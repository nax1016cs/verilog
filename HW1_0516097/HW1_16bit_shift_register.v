==> flow/design.v <==
module HW1_16bit_shift_register(
output [15:0] Q,            
input [15:0] X,
input CLK,CLR,L,R);
HW1_8bit_shift_register G1(Q[15:8], X[15:8],L,R,CLK,CLR, Q[7],Q[0]);
HW1_8bit_shift_register G2(Q[7:0], X[7:0], L, R,CLK,CLR, Q[15],Q[8]);
endmodule 
module HW1_8bit_shift_register( 
output  reg [7:0] Q, 
input reg [7:0]D,
input S0,S1,CLK,CLR,LSI, RSI
);
always @(posedge CLK,negedge CLR)
  if(CLR==0) Q<=8'b00000000;
    else 
     case ({S0,S1})
       2'b00:  Q <=Q;
       2'b01:  Q <={RSI,Q[7:1]};
       2'b10:  Q <={Q[6:0],LSI};
       2'b11:  Q <=D;
   endcase 
endmodule 
* Reports on HW1_16bit_shift_register *
Tool output for the design above, in the order of the flow.
Line numbers count from 1 in the design file above.
A cell with n/a has no value.

set-up
  top = HW1_16bit_shift_register
  clock input = CLK
  standard-cell library = sky130hd
  library corner = tt_025C_1v80

* Word-level counts *
Yosys after proc, flatten, opt, wreduce and memory -nomap, before mapping. Memory bits, and registers merged into a memory's read port (data or address), are not among the register bits. Print and check cells are not counted. Equal cells are merged and count once.

bit counts
  register bits after elaboration = 16
  bits in latches = 0
  bits in writable memories = 0
  ROM bits = 0
  clocked read ports x word width = 0
  memory cells = 0
  bits of input ports = 20
  output and inout port bits = 16
  word-level cells = 8

cells by class
  add/subtract/negate cells = 0
  multiply operators = 0
  div/mod/pow operators = 0
  order comparisons = 0
  equality and inequality tests = 3
  shifts and indexed selects = 0
  mux-type cells = 2
  bitwise operators = 0
  reductions and logical operators = 1

operators by type and width
  cell                                    number
  parallel mux 8 bit (select 3 bit)       2
  == test 2 bit with constant B           2
  == test 2 x 1 -> 1 bit with constant B  1
  logical NOT 2 bit                       1

* Depth *
Yosys ltp: most cells in a row. Word level: on the elaborated netlist, between registers, memories and ports. Mapped: between sequential cells and ports; inverters and the memories' decode and read muxes count.

depth
  depth after elaboration = 2
  ABC_AREA = 0
  mapped depth = 3
  mapped depth without buffers = 1

* After synthesis *
The flow's flattened synthesis, as Yosys stat reports it; memories are mapped. The netlist is that of the ABC_AREA named above (0 if unset); the other value can give another one.
Totals and module areas in this step are rounded.

synthesis totals
  cell count = 40
  synthesis area = 860 µm²
  sequential area = 400 µm²
  flip-flops = 16
  buffers = 8

cell types
  cell                      number  total area (µm²)
  sky130_fd_sc_hd__dfrtp_1  16      400.384
  sky130_fd_sc_hd__mux4_1   8       210.202
  sky130_fd_sc_hd__mux4_2   8       180.173
  sky130_fd_sc_hd__buf_4    4       30.029
  sky130_fd_sc_hd__buf_12   1       20.019
  sky130_fd_sc_hd__buf_6    1       11.261
  sky130_fd_sc_hd__buf_2    2       10.01

The figures by module come from a second, unflattened synthesis with its own total; it is not the netlist above.

unflattened totals
  cells (unflattened synthesis) = 36
  area (unflattened synthesis) = 810 µm²

Each row is one instance without its submodules.

by module
  module                    times used  cells  area (µm²)  seq. area (µm²)
  HW1_8bit_shift_register   2           18     400         200
  HW1_16bit_shift_register  1           0      0.0         0.0

* Timing after synthesis *
Source: OpenSTA report_checks on the synthesized netlist (no wires, ideal clock, input and output delay 20% of the period each), path of least setup slack; recovery checks are left aside. Register names are those of the netlist, which keeps one name where synthesis merged equal registers.

path post-synthesis
  path kind = input-to-reg
  from = input L
  to = register G1.Q[1]
  period = 2.25 ns
  input delay = 0.450 ns
  library setup time = 0.139 ns
  launch time at the first pin = 0.450 ns
  data arrival time = 1.175 ns
  required time = 2.111 ns
  path slack = 0.936 ns
  path delay = 0.864 ns
  stages on the path = 3
  path buffers = 2
  period reached after synthesis = 1.314 ns

"path delay" = arrival - input delay + setup time.
"stages on the path" counts driving pins, that of a launching flip-flop among them; a cell with two outputs on the path counts twice.
"period reached after synthesis" is the clock period less the worst setup slack; recovery checks do not enter. This is arithmetic on one report: input and output delays are still those of the set period (20% each).
The rows between start and end are the longest chain of elaborated cells between them; the timing report does not say that the signal goes this way. Where chains are equally long, one stands for them.
A line is the first line of the expression or statement that the cell stems from. Yosys adds cells for indexed reads and writes and turns some case tables into memories.
At most two assigning lines are given for a register; there are more.

between the ends, post-synthesis
  path through = sky130_fd_sc_hd__buf_6 sky130_fd_sc_hd__buf_12 sky130_fd_sc_hd__mux4_2
  length of the longest elaborated chain = 2
  elaborated cells between the ends (all ways) = 5
  source lines of those cells = 1
  classes of those cells = eq/ne (3); mux (1); reduce/logical (1)

RTL lines, path post-synthesis
  what                               line  text
  start, declared                    4     input CLK,CLR,L,R);
  == test 2 bit                      16    case ({S0,S1})
  parallel mux 8 bit (select 3 bit)  16
  end, assigned                      18    2'b01:  Q <={RSI,Q[7:1]};
  end, assigned                      19    2'b10:  Q <={Q[6:0],LSI};
  end, declared                      9     output  reg [7:0] Q,

Record of 2 stored runs of the RTL-to-layout flow on HW1_16bit_shift_register, platform sky130hd. The runs are unordered. Constraints: input delay and output delay 20% of the set period each, output load 0.01 pF.
A setting shown as . is not set for that run.

name                                job 1  job 2
period_ns                           1.14   1.36
CORE_UTILIZATION                    62     70
SETUP_SLACK_MARGIN                  0.18   .
CORE_MARGIN                         4      2
CELL_PAD_IN_SITES_GLOBAL_PLACEMENT  2      .
CELL_PAD_IN_SITES_DETAIL_PLACEMENT  1      .
TNS_END_PERCENT                     10     .
CTS_CLUSTER_DIAMETER                140    .
CAP_MARGIN                          20     20
MIN_ROUTING_LAYER                   met2   .
SLEW_MARGIN                         20     20

Job 1: no results, placement failed with GPL-0301
Job 2: no results, placement failed with GPL-0301
