==> flow/design.v <==
module HW2_divider(Clk, St, Divisor, Dividend, Quotient, Overflow, Done);
input Clk, St;
input [15:0] Divisor, Dividend;
output  [15:0] Quotient;
output reg Done,Overflow;
wire B;
wire K;
reg [3:0]count;
reg [1:0]state;
reg [15:0] Acc;
reg [15:0] D;
assign B = (Acc < Divisor) ? 1: 0 ;
assign K = (count==4'b1111) ? 1: 0 ;
assign Quotient = D;
initial 
  begin 
    state <= 2'b0;
    D <= 16'b0;
    Acc  <=16'b0;
    count <= 4'b0;
    Overflow <=0;
  end 
  always @(posedge Clk)
     begin 
      case (state)
	  0:
            if(St==1)
		begin 
			 Done <=0;
			 count <=4'b0;
			 Overflow <=0;
			 state <=1;  
		end		
	    else 
		state <=0;
           1:
		if(Divisor==16'b0)
		  begin 
		   state <= 0;
		   Overflow <=1;
		  end 
		else 
		   begin 
			Acc <=16'b0;
			D <=Dividend;
			state <=2;
		   end  
	   2:
		begin
			Acc <= {Acc[14:0], D[15]};
			D <= {D[14:0], Acc[15]};
			state <=3;
		end 
	   3: 
		begin 
		  if(B && !(K))
			begin 
				Acc <= {Acc[14:0], D[15]};
				D <= {D[14:0], 1'b0};
				count <= count +1;
				state<=3;
			end 
		   else if(!(B) && !(K))
			begin 
				Acc <= Acc - Divisor;
				D [0] <=1;
				state<=3;
			end 
 		  else if(!(B) && K)
			begin 
				Acc <= Acc - Divisor;
				D [0] <=1;				
				Done <= 1;
				state<=0;
			end 
		else if (  B && K)
			begin 
				Done <=1;
				state <=0;
			end 
		end 
	endcase
    end
endmodule 
Step by step through the tools: HW2_divider --
What the tools print for HW2_divider, step after step. Line numbers count from 1 in the design file above. Library cell names are shortened. Not given: n/a
Inputs: top module HW2_divider, clock input Clk, library sky130hd, timing corner tt_025C_1v80

Elaborated design --
Yosys after proc, flatten, opt, wreduce and memory -nomap, before mapping. Memory bits, and registers merged into a memory's read port (data or address), are not among the register bits. Print and check cells are not counted. Equal cells are merged and count once.
Bit counts: bits in registers 40, latch bits 0, bits in writable memories 0, memory bits (read-only) 0, clocked read ports x word width 0, memories 0, input port bits 34, output and inout port bits 18
Operators by class: add/sub/neg operators 2, multipliers 0, div/mod/pow operators 0, order comparisons 1, equal/unequal tests 13, shift-type cells 0, mux-type cells 33, bitwise gates (word level) 0, reduce/logical cells 18
Operator list (count):
- 2-to-1 mux 16 bit | 4
- parallel mux 16 bit (select 3 bit) | 1
- parallel mux 15 bit (select 3 bit) | 1
- 2-to-1 mux 15 bit | 2
- subtractor 16 bit | 1
- < comparator 16 bit | 1
- zero test 16 bit | 1
- 2-to-1 mux 1 bit | 13
- inequality test 2 bit (second input constant) | 6
- AND reduction 3 bit | 4
- 2-to-1 mux 2 bit | 5
- parallel mux 4 bit (select 2 bit) | 1
- parallel mux 2 bit (select 4 bit) | 1
- 2-to-1 mux 4 bit | 2
- inequality test 5 bit (second input constant) | 1
- AND reduction 5 bit | 1
- logical AND 1 bit | 4
- equality test 2 bit (second input constant) | 2
- nonzero test 2 bit | 2
- adder 4 x 1 -> 4 bit (second input constant) | 1
- equality test 4 bit (second input constant) | 1
- inequality test 4 bit (second input constant) | 1
- nonzero test 4 bit | 1
- parallel mux 1 bit (select 2 bit) | 2
- inequality test 3 bit (second input constant) | 1
- nonzero test 3 bit | 1
- parallel mux 1 bit (select 3 bit) | 1
- zero test 1 bit | 2
Other operator kinds: 3; their cells: 3.

Logic depth --
Yosys ltp: most cells in a row. Word level: on the elaborated netlist, between registers, memories and ports. Mapped: between sequential cells and ports; inverters and the memories' decode and read muxes count.
Depth: word-level depth 8, ABC_AREA 0, depth in mapped cells 11, gate-level depth less buffers 10

Mapped cells and area --
Yosys stat after the flow's synthesis: flattened, memories mapped to cells. It holds for the ABC_AREA given above (unset counts as 0); a run with the other value may have another netlist.
Mapped netlist: standard cells after synthesis 236, chip area (Yosys) 2685.1 um2, sequential area 1201.2 um2, flip-flops 40
Cells by type:
- edfxtp_1 | count 40, total area 1.2E+03 um2
- ha_1 | count 17, total area 212.704 um2
- mux2_2 | count 15, total area 168.912 um2
- a22o_2 | count 14, total area 140.134 um2
- inv_1 | count 25, total area 93.84 um2
- xor2_1 | count 8, total area 70.067 um2
- a21oi_1 | count 12, total area 60.058 um2
- nor2_1 | count 15, total area 56.304 um2
- o21ai_0 | count 11, total area 55.053 um2
- buf_6 | count 4, total area 45.043 um2
- xnor2_1 | count 5, total area 43.792 um2
- a21o_1 | count 5, total area 37.536 um2
- nand2b_1 | count 5, total area 31.28 um2
- nand2_1 | count 8, total area 30.029 um2
- clkbuf_8 | count 2, total area 27.526 um2
- a221oi_4 | count 1, total area 26.275 um2
- nand3_1 | count 5, total area 25.024 um2
- nor4_1 | count 4, total area 25.024 um2
Not listed: further types 28, cells in them 40.

Path before layout --
Path of least setup slack by OpenSTA after synthesis, without wires, with an ideal clock, recovery checks aside; 20% of the period is set as input and as output delay. Where synthesis merged equal registers, the netlist keeps one of their names.
Timing after synthesis: path kind input to register, start point input Divisor[0], end point register D[10], clock period 4860 ps, time at the first pin 972 ps, arrival time 3142 ps, data required time 4474 ps, slack 1332 ps, path delay 2556 ps, stages 9, buffers on the path 1, period reached after synthesis 3528 ps
"path delay" is the arrival time less input delay plus setup time. "stages": output pins that drive a net of the path, with the launching flip-flop's if there is one; two outputs of one cell count as two. "period reached after synthesis" = period - worst setup slack (recovery checks aside). The figure is calculated, with input and output delays left at 20% of the set period. The rows between start and end are the longest chain of elaborated cells between them; the timing report does not say that the signal goes this way. Where chains are equally long, one stands for them. A line is the first line of the expression or statement that the cell stems from. Yosys adds cells for indexed reads and writes and turns some case tables into memories. At most two assigning lines are given for a register; there are more. Only ways into the end's enable, where the timed path ends, are counted here.
Between the ends, after synthesis: cells stage by stage ha_1 -> inv_1 -> fa_1 -> a21oi_1 -> o211a_1 -> a2111o_1 -> a31oi_2 -> buf_6 -> nor2_1, cells in the longest elaborated chain 5, elaborated cells between the ends (all ways) 7, source lines of those cells 3, those cells by class compare (1); eq/ne (2); mux (1); reduce/logical (3)
Ends and longest elaborated chain, after synthesis:
- start: declaration | RTL line 3 | input [15:0] Divisor, Dividend;
- < comparator 16 bit | RTL line 12 | assign B = (Acc < Divisor) ? 1: 0 ;
- 2-to-1 mux 1 bit | RTL line 12
- logical AND 1 bit | RTL line 56 | if(B && !(K))
- inequality test 2 bit
- AND reduction 3 bit
- end: assignment | RTL line 51 | D <= {D[14:0], Acc[15]};
- end: assignment | RTL line 59 | D <= {D[14:0], 1'b0};
- end: declaration | RTL line 11 | reg [15:0] D;

Worst path after layout --
Path of least setup slack in the final report of flow run A (OpenROAD, finished layout, wires in). Where an end is a register, its clock arrival counts in the times. The path's times are printed in steps of 10 ps; the period is the one set.
Timing post-layout: path kind input to register, start point input Divisor[0], end point register D[3], clock period 4650 ps, time at the first pin 930 ps, arrival time 3720 ps, data required time 4690 ps, slack 970 ps, stages 10, buffers on the path 2
The rows between start and end are the longest chain of elaborated cells between them; the timing report does not say that the signal goes this way. Where chains are equally long, one stands for them. At most two assigning lines are given for a register; there are more. Only ways into the end's enable, where the timed path ends, are counted here.
Between the ends, post-layout: cells stage by stage clkdlybuf4s50_1 -> ha_1 -> inv_1 -> fa_1 -> a21oi_1 -> o211a_1 -> a2111o_1 -> a31oi_2 -> nor2_1 -> buf_4, cells in the longest elaborated chain 5, elaborated cells between the ends (all ways) 7, source lines of those cells 3, those cells by class compare (1); eq/ne (2); mux (1); reduce/logical (3)
Ends and longest elaborated chain, post-layout:
- start: declaration | RTL line 3 | input [15:0] Divisor, Dividend;
- < comparator 16 bit | RTL line 12 | assign B = (Acc < Divisor) ? 1: 0 ;
- 2-to-1 mux 1 bit | RTL line 12
- logical AND 1 bit | RTL line 56 | if(B && !(K))
- inequality test 2 bit
- AND reduction 3 bit
- end: assignment | RTL line 51 | D <= {D[14:0], Acc[15]};
- end: assignment | RTL line 59 | D <= {D[14:0], 1'b0};
- end: declaration | RTL line 11 | reg [15:0] D;

FLOW RESULTS
============

Measured data: module HW2_divider, platform sky130hd, 2 stored runs of the flow under differing settings, order arbitrary. Input and output delays are each 20% of the period that was set; the output load is 0.01 pF.
"clock period achieved" = clock period - worst setup slack. The figure is calculated, with input and output delays left at 20% of the set period.
"allowed time less slack (worst setup path)" = time allowed to the worst setup path (clock period - input delay - output delay, where it has them) - its slack; a late launch clock adds to it, a late capture clock takes from it.
"allowed time less slack (worst setup path)" is known to 10 ps.

[flow run A] flow files
==> flow/run.sh <==
#!/bin/bash
# the make line also repeats the synthesis and layout settings of config.mk as NAME=value (left out here)
make -C /OpenROAD-flow-scripts/flow DESIGN_CONFIG=/design/flow/config.mk WORK_HOME=/design/flow/orfs CLKGATE_MAP_FILE= finish
==> flow/config.mk <==
export PLATFORM = sky130hd
export DESIGN_NAME = HW2_divider
export DESIGN_NICKNAME = HW2_divider
export VERILOG_FILES = /design/flow/design.v
export SDC_FILE = /design/flow/constraint.sdc
export NUM_CORES = 4
export LEC_CHECK = 0
export CAP_MARGIN = 20
export CORE_MARGIN = 2
export CORE_UTILIZATION = 40
export SLEW_MARGIN = 20
==> flow/constraint.sdc <==
create_clock -name core_clock -period 4.65 [get_ports {Clk}]
set_input_delay 0.9300 -clock core_clock [delete_from_list [all_inputs] [get_ports {Clk}]]
set_output_delay 0.9300 -clock core_clock [all_outputs]
set_load 0.01 [all_outputs]

[flow run A] result: allowed time less slack (worst setup path) 2750 ps; worst setup path type input to register; summed negative setup slack 0 ps; standard-cell area after routing 3343.2 um2; utilization after layout 0.521; final worst hold slack 579 ps; synthesized cell area 2685.1 um2; die outline area 7384.0 um2; clock period achieved 3683 ps; worst setup slack after layout 967 ps

[flow run B] flow files
==> flow/run.sh <==
#!/bin/bash
# the make line also repeats the synthesis and layout settings of config.mk as NAME=value (left out here)
make -C /OpenROAD-flow-scripts/flow DESIGN_CONFIG=/design/flow/config.mk WORK_HOME=/design/flow/orfs CLKGATE_MAP_FILE= finish
==> flow/config.mk <==
export PLATFORM = sky130hd
export DESIGN_NAME = HW2_divider
export DESIGN_NICKNAME = HW2_divider
export VERILOG_FILES = /design/flow/design.v
export SDC_FILE = /design/flow/constraint.sdc
export NUM_CORES = 4
export LEC_CHECK = 0
export CAP_MARGIN = 20
export CELL_PAD_IN_SITES_GLOBAL_PLACEMENT = 0
export CORE_ASPECT_RATIO = 1.74
export CORE_MARGIN = 3
export CORE_UTILIZATION = 49
export CTS_CLUSTER_SIZE = 19
export PLACE_DENSITY = 0.57
export SLEW_MARGIN = 25
==> flow/constraint.sdc <==
create_clock -name core_clock -period 4.73 [get_ports {Clk}]
set_input_delay 0.9460 -clock core_clock [delete_from_list [all_inputs] [get_ports {Clk}]]
set_output_delay 0.9460 -clock core_clock [all_outputs]
set_load 0.01 [all_outputs]

[flow run B] result: allowed time less slack (worst setup path) 2870 ps; worst setup path type input to register; summed negative setup slack 0 ps; standard-cell area after routing 3313.2 um2; utilization after layout 0.625; final worst hold slack 593 ps; synthesized cell area 2685.1 um2; die outline area 6438.4 um2; clock period achieved 3816 ps; worst setup slack after layout 914 ps
